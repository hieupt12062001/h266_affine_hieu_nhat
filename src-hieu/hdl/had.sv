==> flow/design.v <==
module had (
  input  clk,     
  input  en,  
  input  rst_n,   
  input  export_data_had,
  input  [31:0] a4x4_ref_blk1,
  input  [31:0] a4x4_ref_blk2,
  input  [31:0] a4x4_ref_blk3,
  input  [31:0] a4x4_ref_blk4,
  input  [31:0] a4x4_cur_blk1,
  input  [31:0] a4x4_cur_blk2,
  input  [31:0] a4x4_cur_blk3,
  input  [31:0] a4x4_cur_blk4,
  output logic [15:0] had_4x4
);
logic signed [8:0] diff [0:15];
logic signed [15:0] m1 [0:15];
logic signed [15:0] d1 [0:15];
logic signed [15:0] m2 [0:15];
logic signed [15:0] d2 [0:15];
logic [15:0] abs_d2 [0:15];
logic [15:0] tmp_had_4x4;
integer i;
logic [14:0] abs0;
logic [14:0] abs1;
logic [14:0] abs2;
logic [14:0] abs3;
logic [14:0] abs4;
always_comb
begin
    diff[0] = a4x4_ref_blk1[31:24] - a4x4_cur_blk1[31:24];
    diff[1] = a4x4_ref_blk1[23:16] - a4x4_cur_blk1[23:16];
    diff[2] = a4x4_ref_blk1[15:8] - a4x4_cur_blk1[15:8];
    diff[3] = a4x4_ref_blk1[7:0] - a4x4_cur_blk1[7:0];
    diff[4] = a4x4_ref_blk2[31:24] - a4x4_cur_blk2[31:24];
    diff[5] = a4x4_ref_blk2[23:16] - a4x4_cur_blk2[23:16];
    diff[6] = a4x4_ref_blk2[15:8] - a4x4_cur_blk2[15:8];
    diff[7] = a4x4_ref_blk2[7:0] - a4x4_cur_blk2[7:0];
    diff[8] = a4x4_ref_blk3[31:24] - a4x4_cur_blk3[31:24];
    diff[9] = a4x4_ref_blk3[23:16] - a4x4_cur_blk3[23:16];
    diff[10] = a4x4_ref_blk3[15:8] - a4x4_cur_blk3[15:8];
    diff[11] = a4x4_ref_blk3[7:0] - a4x4_cur_blk3[7:0];
    diff[12] = a4x4_ref_blk4[31:24] - a4x4_cur_blk4[31:24];
    diff[13] = a4x4_ref_blk4[23:16] - a4x4_cur_blk4[23:16];
    diff[14] = a4x4_ref_blk4[15:8] - a4x4_cur_blk4[15:8];
    diff[15] = a4x4_ref_blk4[7:0] - a4x4_cur_blk4[7:0];
end
always_comb
begin
  m1[ 0]= diff[ 0] + diff[12];
  m1[ 1]= diff[ 1] + diff[13];
  m1[ 2]= diff[ 2] + diff[14];
  m1[ 3]= diff[ 3] + diff[15];
  m1[ 4]= diff[ 4] + diff[ 8];
  m1[ 5]= diff[ 5] + diff[ 9];
  m1[ 6]= diff[ 6] + diff[10];
  m1[ 7]= diff[ 7] + diff[11];
  m1[ 8]= diff[ 4] - diff[ 8];
  m1[ 9]= diff[ 5] - diff[ 9];
  m1[10]= diff[ 6] - diff[10];
  m1[11]= diff[ 7] - diff[11];
  m1[12]= diff[ 0] - diff[12];
  m1[13]= diff[ 1] - diff[13];
  m1[14]= diff[ 2] - diff[14];
  m1[15]= diff[ 3] - diff[15];
end
always_comb
begin
  d1[ 0] = m1[ 0] + m1[ 4];
  d1[ 1] = m1[ 1] + m1[ 5];
  d1[ 2] = m1[ 2] + m1[ 6];
  d1[ 3] = m1[ 3] + m1[ 7];
  d1[ 4] = m1[ 8] + m1[12];
  d1[ 5] = m1[ 9] + m1[13];
  d1[ 6] = m1[10] + m1[14];
  d1[ 7] = m1[11] + m1[15];
  d1[ 8] = m1[ 0] - m1[ 4];
  d1[ 9] = m1[ 1] - m1[ 5];
  d1[10] = m1[ 2] - m1[ 6];
  d1[11] = m1[ 3] - m1[ 7];
  d1[12] = m1[12] - m1[ 8];
  d1[13] = m1[13] - m1[ 9];
  d1[14] = m1[14] - m1[10];
  d1[15] = m1[15] - m1[11];
end
always_ff @(posedge clk or negedge rst_n)
begin
  if (~rst_n) begin
    m2[ 0] <= 0;
    m2[ 1] <= 0;
    m2[ 2] <= 0;
    m2[ 3] <= 0;
    m2[ 4] <= 0;
    m2[ 5] <= 0;
    m2[ 6] <= 0;
    m2[ 7] <= 0;
    m2[ 8] <= 0;
    m2[ 9] <= 0;
    m2[10] <= 0; 
    m2[11] <= 0; 
    m2[12] <= 0; 
    m2[13] <= 0; 
    m2[14] <= 0; 
    m2[15] <= 0; 
  end
  else begin
    if (en) begin
      m2[ 0] <= d1[ 0] + d1[ 3];
      m2[ 1] <= d1[ 1] + d1[ 2];
      m2[ 2] <= d1[ 1] - d1[ 2];
      m2[ 3] <= d1[ 0] - d1[ 3];
      m2[ 4] <= d1[ 4] + d1[ 7];
      m2[ 5] <= d1[ 5] + d1[ 6];
      m2[ 6] <= d1[ 5] - d1[ 6];
      m2[ 7] <= d1[ 4] - d1[ 7];
      m2[ 8] <= d1[ 8] + d1[11];
      m2[ 9] <= d1[ 9] + d1[10];
      m2[10] <= d1[ 9] - d1[10];
      m2[11] <= d1[ 8] - d1[11];
      m2[12] <= d1[12] + d1[15];
      m2[13] <= d1[13] + d1[14];
      m2[14] <= d1[13] - d1[14];
      m2[15] <= d1[12] - d1[15];
    end
    else begin
      m2[ 0] <= 0;
      m2[ 1] <= 0;
      m2[ 2] <= 0;
      m2[ 3] <= 0;
      m2[ 4] <= 0;
      m2[ 5] <= 0;
      m2[ 6] <= 0;
      m2[ 7] <= 0;
      m2[ 8] <= 0;
      m2[ 9] <= 0;
      m2[10] <= 0; 
      m2[11] <= 0; 
      m2[12] <= 0; 
      m2[13] <= 0; 
      m2[14] <= 0; 
      m2[15] <= 0; 
    end
  end
end
always_comb
begin
  d2[ 0] = m2[ 0] + m2[ 1];
  d2[ 1] = m2[ 0] - m2[ 1];
  d2[ 2] = m2[ 2] + m2[ 3];
  d2[ 3] = m2[ 3] - m2[ 2];
  d2[ 4] = m2[ 4] + m2[ 5];
  d2[ 5] = m2[ 4] - m2[ 5];
  d2[ 6] = m2[ 6] + m2[ 7];
  d2[ 7] = m2[ 7] - m2[ 6];
  d2[ 8] = m2[ 8] + m2[ 9];
  d2[ 9] = m2[ 8] - m2[ 9];
  d2[10] = m2[10] + m2[11];
  d2[11] = m2[11] - m2[10];
  d2[12] = m2[12] + m2[13];
  d2[13] = m2[12] - m2[13];
  d2[14] = m2[14] + m2[15];
  d2[15] = m2[15] - m2[14];
end
always_ff @(posedge clk)
begin
  for(i = 0; i < 16; i++)
  begin
    if(d2[i] < 0)
    begin
        abs_d2[i] <= 0 - d2[i];
    end
    else
        abs_d2[i] <= d2[i];
  end
end
always_comb 
begin
    abs0 = abs_d2[1] + abs_d2[2] + abs_d2[3];
    abs1 = abs_d2[4] + abs_d2[5] + abs_d2[6];
    abs2 = abs_d2[7] + abs_d2[8] + abs_d2[9];
    abs3 = abs_d2[10]+ abs_d2[11] + abs_d2[12];
    abs4 = abs_d2[13] + abs_d2[14] + abs_d2[15];
    tmp_had_4x4 = (abs_d2[0] >> 2) + abs0 + abs1 + abs2 + abs3 + abs4;
end
always_ff @(posedge clk or negedge rst_n)
begin
  if (~rst_n) begin
    had_4x4 <= 0;
  end
  else begin
    if(export_data_had) begin
      had_4x4 <= tmp_had_4x4 + 1 >> 1;
    end 
    else begin
      had_4x4 <= had_4x4;
    end
  end
end
endmodule : had
=== Tool chain data of had ===
Tool output for the design above, in the order of the flow.
Line numbers count from 1 in the design file above.
Operators: Yosys type, input widths -> output width; for muxes data width and select width s.
Library cell names are shortened.
The mark n/a stands for no value.

* Top: had
* Clock input: clk
* Library: sky130hd
* Library corner: tt_025C_1v80

=== Elaborated design ===
Source: Yosys, flattened and elaborated. Widths are those after wreduce; folded enables and synchronous resets count as part of the registers. Registers that Yosys merges into a memory's read port (data or address) are not register bits. Print and check cells do not count. Equal cells are merged and count once.

* Add/subtract/negate cells: 112
* Magnitude comparators: 16
* Multiplexer cells: 32

{| class="wikitable"
|+ Operators by type and width
! kind !! number
|-
| $mux 16 || 17
|-
| $lt 16x1->1 const B || 16
|-
| $sub 1x15->15 const A || 15
|-
| $mux 15 || 15
|-
| $add 15x15->15 || 10
|-
| $sub 8x8->9 || 16
|-
| $add 16x16->16 || 8
|-
| $sub 16x16->16 || 8
|-
| $add 11x11->12 || 8
|-
| $sub 11x11->12 || 8
|-
| $add 10x10->11 || 8
|-
| $sub 10x10->11 || 8
|-
| $add 9x9->10 || 8
|-
| $sub 9x9->10 || 8
|-
| $add 16x15->16 || 4
|-
| $add 16x1->17 const B || 1
|-
| $sub 1x16->16 const A || 1
|-
| $add 14x15->16 || 1
|}

* Bits in registers: 513
* Input port bits: 260
* Output and inout bits: 16
* Elaborated cells: 193

=== Longest topological paths ===
Longest topological path by Yosys (ltp), each cell counted once; first at word level (registers and memories cut), then after technology mapping (sequential cells cut; the memories' decode and read muxes count).

* Depth after elaboration: 8
* ABC_AREA: 0
* Mapped depth: 29
* Mapped depth without buffers: 29

=== Mapped cells and area ===
Yosys stat after the flow's synthesis: flattened, memories mapped to cells. It holds for the ABC_AREA given above (unset counts as 0); a run with the other value may have another netlist.
The area totals of this step are shown rounded.

* Cells in the netlist: 6299
* Cell area after synthesis: 0.05391 mm^2
* Sequential part of the area: 0.009569 mm^2
* Flip-flop cells: 428
* Buffer cells: 143

{| class="wikitable"
|+ Cell types
! cell type !! number !! total area (um^2)
|-
| ha_1 || 894 || 1.12E+04
|-
| xnor2_1 || 647 || 5.67E+03
|-
| dfrtp_1 || 200 || 5004.8
|-
| dfxtp_1 || 228 || 4.56E+03
|-
| fa_1 || 211 || 4.22E+03
|-
| inv_1 || 846 || 3.18E+03
|-
| a21oi_1 || 507 || 2.54E+03
|-
| o21bai_1 || 241 || 1.81E+03
|-
| xor2_1 || 207 || 1.81E+03
|-
| a21o_1 || 174 || 1.31E+03
|-
| nor2_1 || 295 || 1.11E+03
|-
| o21ai_0 || 189 || 945.907
|-
| and2_1 || 140 || 875.84
|-
| nand2_1 || 201 || 754.474
|-
| nor3_1 || 140 || 700.672
|-
| nand2b_1 || 92 || 575.552
|-
| nor2b_1 || 91 || 569.296
|-
| clkbuf_1 || 116 || 435.418
|}

Not listed: further types 90, cells in them 880.

=== Timing after synthesis ===
OpenSTA on the mapped netlist: ideal clock, no wires. The path of least setup slack (recovery checks aside). Input and output delay are each 20% of the period. Register names are those of the netlist, which keeps one name where synthesis merged equal registers.

* Kind: reg2reg
* From: register abs_d2[15][0]
* To: register had_4x4[14]
* Clock period: 7290 ps
* Library setup time: 125 ps
* Time at the first pin: 0 ps
* Arrival: 5820 ps
* Required time: 7165 ps
* Setup slack: 1346 ps
* Delay of the path: 5945 ps
* Driving pins on the path: 26
* Path buffers: 0
* Period reached after synthesis: 5944 ps

"delay of the path" is the arrival time less input delay plus setup time.
"driving pins on the path": output pins that drive a net of the path, with the launching flip-flop's if there is one; two outputs of one cell count as two.
"period reached after synthesis" is the clock period less the worst setup slack; recovery checks do not enter. This is arithmetic on one report: input and output delays are still those of the set period (20% each).
Between the ends stands the longest chain of elaborated cells between them, by number of cells; it is not shown to be the way that was timed. Of several equally long chains one is given.
Each line given opens the expression or statement behind the cell; cells for indexed reads and writes are added by Yosys, which also makes memories of some case tables.
A register here has more assigning lines than the two given.

* Cells stage by stage: dfxtp_1 -> inv_1 -> ha_1 -> or2_2 -> ha_1 -> fa_1 -> a21o_1 -> a21oi_1 -> nor2b_1 -> o211ai_1 -> nand2_1 -> a21oi_1 -> xor2_1 -> fa_1 -> inv_1 -> fa_1 -> fa_1 -> ha_1 -> o21ai_0 -> nor4_1 -> o31ai_1 -> o21ai_0 -> xnor2_1 -> nor4_1 -> xnor2_1 -> mux2_2
* Length of the longest elaborated chain: 3
* Elaborated cells on any way between the ends: 3
* RTL lines with such cells: 3
* Those cells by class: add/sub (3)

{| class="wikitable"
|+ RTL lines, path post-synthesis
! what !! line !! RTL
|-
| from (assign) || 170 || <nowiki>abs_d2[i] <= 0 - d2[i];</nowiki>
|-
| from (assign) || 173 || <nowiki>abs_d2[i] <= d2[i];</nowiki>
|-
| $add 15x15->15 || 182 || <nowiki>abs4 = abs_d2[13] + abs_d2[14] + abs_d2[15];</nowiki>
|-
| $add 16x15->16 || 183 || <nowiki>tmp_had_4x4 = (abs_d2[0] >> 2) + abs0 + abs1 + abs2 + abs3 + abs4;</nowiki>
|-
| $add 16x1->17 || 192 || <nowiki>had_4x4 <= tmp_had_4x4 + 1 >> 1;</nowiki>
|-
| to (assign) || 192 ||
|-
| to (assign) || 195 || <nowiki>had_4x4 <= had_4x4;</nowiki>
|-
| to (decl) || 14 || <nowiki>output logic [15:0] had_4x4</nowiki>
|}

=== Worst path after layout ===
From the final timing report of job 2: the path of least setup slack in the routed layout; clock arrival at registers is part of the times.
The path's times are printed in steps of 10 ps; the period is the one set.

* Kind: reg2reg
* From: register abs_d2[15][1]
* To: register had_4x4[13]
* Clock period: 3890 ps
* Library setup time: 110 ps
* Time at the first pin: 690 ps
* Arrival: 6490 ps
* Required time: 4460 ps
* Setup slack: -2030 ps
* Driving pins on the path: 23
* Path buffers: 2

Between the ends stands the longest chain of elaborated cells between them, by number of cells; it is not shown to be the way that was timed. Of several equally long chains one is given.
A register here has more assigning lines than the two given.

* Cells stage by stage: dfxtp_1 -> fa_1 -> ha_4 -> fa_2 -> a21o_1 -> a21oi_2 -> nor2b_1 -> o211ai_1 -> nand2_2 -> a21oi_4 -> xor2_4 -> fa_1 -> inv_2 -> fa_1 -> fa_1 -> ha_4 -> buf_4 -> buf_6 -> or3_4 -> a211oi_4 -> nor3b_4 -> xnor2_1 -> mux2_4
* Length of the longest elaborated chain: 3
* Elaborated cells on any way between the ends: 3
* RTL lines with such cells: 3
* Those cells by class: add/sub (3)

{| class="wikitable"
|+ RTL lines, path post-layout
! what !! line !! RTL
|-
| from (assign) || 170 || <nowiki>abs_d2[i] <= 0 - d2[i];</nowiki>
|-
| from (assign) || 173 || <nowiki>abs_d2[i] <= d2[i];</nowiki>
|-
| $add 15x15->15 || 182 || <nowiki>abs4 = abs_d2[13] + abs_d2[14] + abs_d2[15];</nowiki>
|-
| $add 16x15->16 || 183 || <nowiki>tmp_had_4x4 = (abs_d2[0] >> 2) + abs0 + abs1 + abs2 + abs3 + abs4;</nowiki>
|-
| $add 16x1->17 || 192 || <nowiki>had_4x4 <= tmp_had_4x4 + 1 >> 1;</nowiki>
|-
| to (assign) || 192 ||
|-
| to (assign) || 195 || <nowiki>had_4x4 <= had_4x4;</nowiki>
|-
| to (decl) || 14 || <nowiki>output logic [15:0] had_4x4</nowiki>
|}

Add stored flow runs of had

had through Yosys and OpenROAD on sky130hd: 2 stored runs, unordered, with their settings and measured results. The constraints put input and output delay at 20% of the set period each and load the outputs with 0.01 pF.
By "reached clock period" is meant the clock period of the run minus its worst setup slack. This is arithmetic on one report: input and output delays are still those of the set period (20% each).
"time of the worst setup path" = time allowed to the worst setup path (clock period - input delay - output delay, where it has them) - its slack; a late launch clock adds to it, a late capture clock takes from it.
"time of the worst setup path" is given in steps of 10 ps.
Values from the reports are rounded here.

=== Job 1 ===
{| class="wikitable"
! Setting !! Value
|-
| period_ns || 4.44
|-
| CORE_UTILIZATION || 25
|-
| PLACE_DENSITY || 0.94
|-
| HOLD_SLACK_MARGIN || -0.08
|-
| CORE_MARGIN || 5
|-
| TNS_END_PERCENT || 50
|-
| GPL_TIMING_DRIVEN || 1
|-
| GPL_ROUTABILITY_DRIVEN || 1
|-
| CTS_CLUSTER_SIZE || 94
|-
| CTS_CLUSTER_DIAMETER || 330
|-
| MIN_ROUTING_LAYER || met2
|-
| MAX_ROUTING_LAYER || met5
|-
| CAP_MARGIN || 20
|-
| SLEW_MARGIN || 20
|}
No final report: routing broke off with GRT-0232.

=== Job 2 ===
{| class="wikitable"
! Setting !! Value
|-
| period_ns || 3.89
|-
| CORE_UTILIZATION || 15
|-
| SETUP_SLACK_MARGIN || -0.13
|-
| PLACE_DENSITY_LB_ADDON || 0.0
|-
| CORE_ASPECT_RATIO || 0.57
|-
| CELL_PAD_IN_SITES_GLOBAL_PLACEMENT || 1
|-
| TNS_END_PERCENT || 20
|-
| ABC_AREA || 0
|-
| SLEW_MARGIN || 15
|-
| MIN_ROUTING_LAYER || met1
|-
| CAP_MARGIN || 20
|-
| CORE_MARGIN || 2
|-
! Result !! Value
|-
| Synthesis area || 0.05391 mm^2
|-
| Full die area || 0.3644 mm^2
|-
| Standard-cell area after layout || 0.09053 mm^2
|-
| Utilization after layout || 25.3 %
|-
| Setup slack of the worst path || -2034 ps
|-
| Reached clock period || 5924 ps
|-
| Time of the worst setup path || 5920 ps
|-
| Critical path kind || reg2reg
|}
